==> flow/design.v <==
module Relogio (
    input reset,
    input clock,
    output logic [6:0] s_lsd,
    output logic [6:0] s_msd,
    output logic [6:0] m_lsd,
    output logic [6:0] m_msd,
    output logic [6:0] h_lsd,
    output logic [6:0] h_msd
);
  logic clk_1hz;
  divisor_clock div_clock (
      .clk_in(clock),
      .rst(reset),
      .clk_out(clk_1hz)
  );
  logic [3:0] segundos_unidade;
  logic [2:0] segundos_dezena;
  logic minuto_pulso;
  contador_segundos segundos (
      .clk(clock),
      .rst(reset),
      .enable(clk_1hz),
      .unidade(segundos_unidade),
      .dezena(segundos_dezena),
      .carry(minuto_pulso)
  );
  decoder_7seg seg_unid (
      .valor(segundos_unidade),
      .segmentos(s_lsd)
  );
  decoder_7seg seg_dez (
      .valor({1'b0, segundos_dezena}),
      .segmentos(s_msd)
  );
  logic [3:0] minutos_unidade;
  logic [2:0] minutos_dezena;
  logic hora_pulso;
  contador_minutos minutos (
      .clk(clock),
      .rst(reset),
      .enable(clk_1hz),
      .carry_in(minuto_pulso),
      .unidade(minutos_unidade),
      .dezena(minutos_dezena),
      .carry_out(hora_pulso)
  );
  decoder_7seg min_unid (
      .valor(minutos_unidade),
      .segmentos(m_lsd)
  );
  decoder_7seg min_dez (
      .valor({1'b0, minutos_dezena}),
      .segmentos(m_msd)
  );
  logic [3:0] horas_unidade;
  logic [1:0] horas_dezena;
  contador_horas horas (
      .clk(clock),
      .rst(reset),
      .enable(clk_1hz),
      .carry_in(hora_pulso),
      .unidade(horas_unidade),
      .dezena(horas_dezena)
  );
  decoder_7seg hora_unid (
      .valor(horas_unidade),
      .segmentos(h_lsd)
  );
  decoder_7seg hora_dez (
      .valor({2'b00, horas_dezena}),
      .segmentos(h_msd)
  );
endmodule
module contador_horas (
    input clk,
    input rst,
    input enable,
    input carry_in,
    output logic [3:0] unidade,
    output logic [1:0] dezena
);
  always_ff @(posedge clk) begin
    if (~rst) begin
      unidade <= 4'd0;
      dezena <= 2'd0;
    end else if (enable && carry_in) begin
      if (unidade == 4'd9) begin
        unidade <= 4'd0;
        dezena <= dezena + 2'd1;
      end else if (dezena == 2'd2 && unidade == 4'd3) begin
        unidade <= 4'd0;
        dezena <= 2'd0;
      end else begin
        unidade <= unidade + 4'd1;
      end
    end
  end
endmodule
module contador_minutos (
    input clk,
    input rst,
    input enable,
    input carry_in,
    output logic [3:0] unidade,
    output logic [2:0] dezena,
    output logic carry_out
);
  always_ff @(posedge clk) begin
    if (~rst) begin
      unidade <= 4'd0;
      dezena <= 3'd0;
      carry_out <= 1'b0;
    end else if (enable && carry_in) begin
      if (unidade == 4'd9) begin
        unidade <= 4'd0;
        if (dezena == 3'd5) begin
          dezena <= 3'd0;
          carry_out <= 1'b1;
        end else begin
          dezena <= dezena + 3'd1;
          carry_out <= 1'b0;
        end
      end else begin
        unidade <= unidade + 4'd1;
        carry_out <= 1'b0;
      end
    end else begin
      carry_out <= 1'b0;
    end
  end
endmodule
module contador_segundos (
    input clk,
    input rst,
    input enable,
    output logic [3:0] unidade,
    output logic [2:0] dezena,
    output logic carry
);
  always_ff @(posedge clk) begin
    if (~rst) begin
      unidade <= 4'd0;
      dezena <= 3'd0;
      carry <= 1'b0;
    end else if (enable) begin
      if (unidade == 4'd9) begin
        unidade <= 4'd0;
        if (dezena == 3'd5) begin
          dezena <= 3'd0;
          carry <= 1'b1;
        end else begin
          dezena <= dezena + 3'd1;
          carry <= 1'b0;
        end
      end else begin
        unidade <= unidade + 4'd1;
        carry <= 1'b0;
      end
    end else begin
      carry <= 1'b0;
    end
  end
endmodule
module decoder_7seg (
    input [3:0] valor,
    output logic [6:0] segmentos
);
  always_comb begin
    case (valor)
      4'd0: segmentos = 7'b1000000;  
      4'd1: segmentos = 7'b1111001;
      4'd2: segmentos = 7'b0100100;
      4'd3: segmentos = 7'b0110000;
      4'd4: segmentos = 7'b0011001;
      4'd5: segmentos = 7'b0010010;
      4'd6: segmentos = 7'b0000010;
      4'd7: segmentos = 7'b1111000;
      4'd8: segmentos = 7'b0000000;
      4'd9: segmentos = 7'b0010000;
      default: segmentos = 7'b1111111;
    endcase
  end
endmodule
module divisor_clock (
    input clk_in,
    input rst,
    output logic clk_out
);
  logic [25:0] contador;
  always_ff @(posedge clk_in) begin
    if (~rst) begin
      contador <= 26'd0;
      clk_out <= 1'b0;
    end else begin
      if (contador == 26'd24999999) begin
        contador <= 26'd0;
        clk_out <= ~clk_out;
      end else begin
        contador <= contador + 26'd1;
      end
    end
  end
endmodule
Step by step through the tools: Relogio
What the tools print for Relogio, step after step.
Lines are those of the file above, counted from 1.
Cell names lack the library's common part.
{ "inputs": {"top_module": "Relogio", "clk_port": "clock", "cell_library": "sky130hd", "corner": "tt_025C_1v80"} }

Elaborated design
Yosys after proc, flatten, opt, wreduce and memory -nomap, before mapping. Print and check cells are not counted. Equal cells are merged and count once.
Memory sizes are those after Yosys's memory passes, which may raise the word count (mostly to a power of two), join words into wider ones and drop unused or constant bits.
{ "op_classes": {"addsub": 7, "mux": 22, "n_logic": 2, "equal": 8, "reduce_logical": 10} }
{ "op_table": {"columns": ["op", "count"], "rows": [
  ["2-to-1 mux 4 bit", 16],
  ["adder 26 x 1 -> 26 bit with constant B", 1],
  ["== test 26 x 25 -> 1 bit with constant B", 1],
  ["adder 4 x 1 -> 4 bit with constant B", 3],
  ["== test 4 bit with constant B", 3],
  ["AND reduction 2 bit", 3],
  ["adder 3 x 1 -> 3 bit with constant B", 2],
  ["== test 3 bit with constant B", 2],
  ["AND reduction 3 bit", 2],
  ["2-to-1 mux 3 bit", 2],
  ["== test 4 x 2 -> 1 bit with constant B", 1],
  ["2-to-1 mux 2 bit", 2],
  ["logical AND 1 bit", 3],
  ["inverter 1 bit", 2],
  ["adder 2 x 1 -> 2 bit with constant B", 1],
  ["== test 2 bit with constant B", 1],
  ["nonzero test 2 bit", 1],
  ["OR reduction 2 bit", 1],
  ["2-to-1 mux 1 bit", 2]
]} }
{ "word_totals": {"n_memories": 6, "output_inout_bits": 42, "clocked_rd_ports_x_width": 42, "mem_bits_ro": 672, "inputBits": 2, "elab_cells": 65, "reg_bits": 49} }
{ "mem_list": {"columns": ["memory", "size", "width", "read_ports", "write_ports", "line_no", "text"], "rows": [
  ["(name not given)", 16, 7, 1, 0, 170, "case (valor)"],
  ["(name not given)", 16, 7, 1, 0, 170, null],
  ["(name not given)", 16, 7, 1, 0, 170, null],
  ["(name not given)", 16, 7, 1, 0, 170, null],
  ["(name not given)", 16, 7, 1, 0, 170, null],
  ["(name not given)", 16, 7, 1, 0, 170, null]
]} }

Longest topological paths
Longest topological path by Yosys (ltp), each cell counted once; first at word level (registers and memories cut), then after technology mapping (sequential cells cut; the memories' decode and read muxes count).
{ "depth": {"word_depth": 6, "abc_area": 0, "ltp_mapped": 11, "ltp_nobuf": 11} }

Synthesis result
The flow's flattened synthesis, as Yosys stat reports it; memories are mapped. The netlist is that of the ABC_AREA named above (0 if unset); the other value can give another one.
{ "mapped": {"yosys_area_um2": 4242.8, "sequential_area_um2": 1781.7, "ffs": 89, "cells": 457, "n_buf": 19} }
{ "by_type": {"columns": ["cell", "count", "area_total_um2"], "rows": [
  ["dfxtp_1", 89, 1.78E+03],
  ["ha_1", 33, 412.896],
  ["xor2_1", 23, 201.443],
  ["nor2_1", 52, 195.187],
  ["mux2i_1", 19, 190.182],
  ["inv_1", 34, 127.622],
  ["nand3_1", 24, 120.115],
  ["o21ai_0", 23, 115.11],
  ["nand2_1", 22, 82.579],
  ["xnor2_1", 9, 78.826],
  ["and3_1", 12, 75.072],
  ["a21oi_1", 13, 65.062],
  ["mux2_2", 5, 56.304],
  ["nand4_1", 8, 50.048],
  ["nor3_1", 10, 50.048],
  ["buf_4", 6, 45.043],
  ["and4_1", 5, 43.792],
  ["nor4_4", 2, 42.541]
]} }
Not listed: further types 28, cells in them 68.
The figures by module come from a second, unflattened synthesis with its own total; it is not the netlist above.
{ "unflattened": {"cells_unflattened": 463, "hier_area_um2": 3626.0} }
Each row is one instance without its submodules.
{ "modules": {"columns": ["module", "cells", "area_um2", "seq_area_um2", "instances"], "rows": [
  ["divisor_clock", 146, 1268.7, 540.5, 1],
  ["decoder_7seg", 33, 210.2, 0.0, 6],
  ["contador_minutos", 38, 371.6, 160.2, 1],
  ["contador_segundos", 39, 366.6, 160.2, 1],
  ["contador_horas", 41, 354.1, 120.1, 1],
  ["Relogio", 1, 3.8, 0.0, 1]
]} }

Worst setup path after synthesis
OpenSTA on the mapped netlist: ideal clock, no wires. The path of least setup slack (recovery checks aside). Input and output delay are each 20% of the period. Register names are those of the netlist, which keeps one name where synthesis merged equal registers.
{ "synth_path": {"path_kind": "input to register", "from": "input port reset", "to": "register (no name shown)", "launch_ns": 0.810, "required_ns": 3.913, "path_buffers": 3, "t_arrival_ns": 2.249, "input_delay_ns": 0.810, "setup_slack_ns": 1.664, "setup_time_ns": 0.137, "driving_pins": 8, "tclk_ns": 4.05, "path_delay_ns": 1.576, "synth_period_reached_ns": 2.386} }
"path_delay_ns" is the arrival time less input delay plus setup time.
"driving_pins": output pins that drive a net of the path, with the launching flip-flop's if there is one; two outputs of one cell count as two.
"synth_period_reached_ns" = period - worst setup slack (recovery checks aside). The figure is calculated, with input and output delays left at 20% of the set period.
The rows between start and end are the longest chain of elaborated cells between them; the timing report does not say that the signal goes this way. Where chains are equally long, one stands for them.
A line is the first line of the expression or statement that the cell stems from. Yosys adds cells for indexed reads and writes and turns some case tables into memories.
{ "synth_between": {"path_cell_list": "buf_4 clkbuf_1 clkbuf_1 nand2b_1 ha_1 a211o_1 o21ai_0 a211oi_1", "elab_chain_len": 1, "cells_between": 1, "cone_lines": 0, "classes_between": "1 x mux"} }
{ "synth_rtl": {"columns": ["item", "line_no", "text"], "rows": [
  ["start, declared", 2, "input reset,"],
  ["2-to-1 mux 4 bit", null, null]
]} }

Worst path after layout
Path of least setup slack in the final report of run 2 (OpenROAD, finished layout, wires in). Where an end is a register, its clock arrival counts in the times.
{ "layout_path": {"path_kind": "register to register", "from": "register segundos.unidade[1]", "to": "register (no name shown)", "driving_pins": 10, "setup_time_ns": 0.11, "t_arrival_ns": 2.26, "path_buffers": 0, "required_ns": 1.69, "tclk_ns": 1.44, "launch_ns": 0.37, "setup_slack_ns": -0.57} }
The rows between start and end are the longest chain of elaborated cells between them; the timing report does not say that the signal goes this way. Where chains are equally long, one stands for them.
A register here has more assigning lines than the two given.
{ "layout_between": {"path_cell_list": "dfxtp_2 inv_2 ha_4 and3b_2 and3_4 mux2i_4 nor2_4 ha_4 a221oi_2 nand2_1", "elab_chain_len": 4, "cells_between": 4, "cone_lines": 1, "classes_between": "1 x eq/ne; 2 x mux; 1 x reduce/logical"} }
{ "layout_rtl": {"columns": ["item", "line_no", "text"], "rows": [
  ["start, declared", 137, "output logic [3:0] unidade,"],
  ["start, assigned", 143, "unidade <= 4'd0;"],
  ["start, assigned", 157, "unidade <= unidade + 4'd1;"],
  ["== test 4 bit", 147, "if (unidade == 4'd9) begin"],
  ["AND reduction 2 bit", null, null],
  ["2-to-1 mux 4 bit x2", null, null]
]} }

Ticket comment

Below are 2 stored runs of the flow (Yosys, OpenROAD; platform sky130hd) on Relogio, each with its settings and what was measured, unordered. Constraints: input delay and output delay 20% of the set period each, output load 0.01 pF.
"time used up by the worst setup path" is the time allowed to the run's worst setup path (the clock period less input and output delay, where it has them) less its slack. Clock arrival times count: a late capture clock shortens it, a late launch clock lengthens it.
"total power after layout" rests on the timing tool's default activity at the inputs, not on a simulated workload.

==> run 1: settings <==
{ "period_ns": 1.52, "CORE_UTILIZATION": 70, "SETUP_SLACK_MARGIN": 0.24, "TNS_END_PERCENT": 70, "ABC_AREA": 0, "GPL_TIMING_DRIVEN": 0, "CTS_CLUSTER_SIZE": 96, "CTS_CLUSTER_DIAMETER": 239, "MAX_ROUTING_LAYER": "met4", "CAP_MARGIN": 20, "CORE_MARGIN": 2, "SLEW_MARGIN": 20 }
==> run 1: results <==
did not finish, clock tree synthesis stopped with DPL-0038

==> run 2: settings <==
{ "period_ns": 1.44, "CAP_MARGIN": 20, "CORE_MARGIN": 2, "CORE_UTILIZATION": 40, "SLEW_MARGIN": 20 }
==> run 2: results <==
utilization after routing: 70.4 %
Yosys chip area after synthesis: 4242.8 um^2
total power after layout: 4411 uW
full die area: 11446.9 um^2
smallest setup slack: -0.566 ns
total negative slack on setup checks: -19.467 ns
final worst hold slack: 0.358 ns
time used up by the worst setup path: 2.01 ns
kind of the worst setup path: register to register
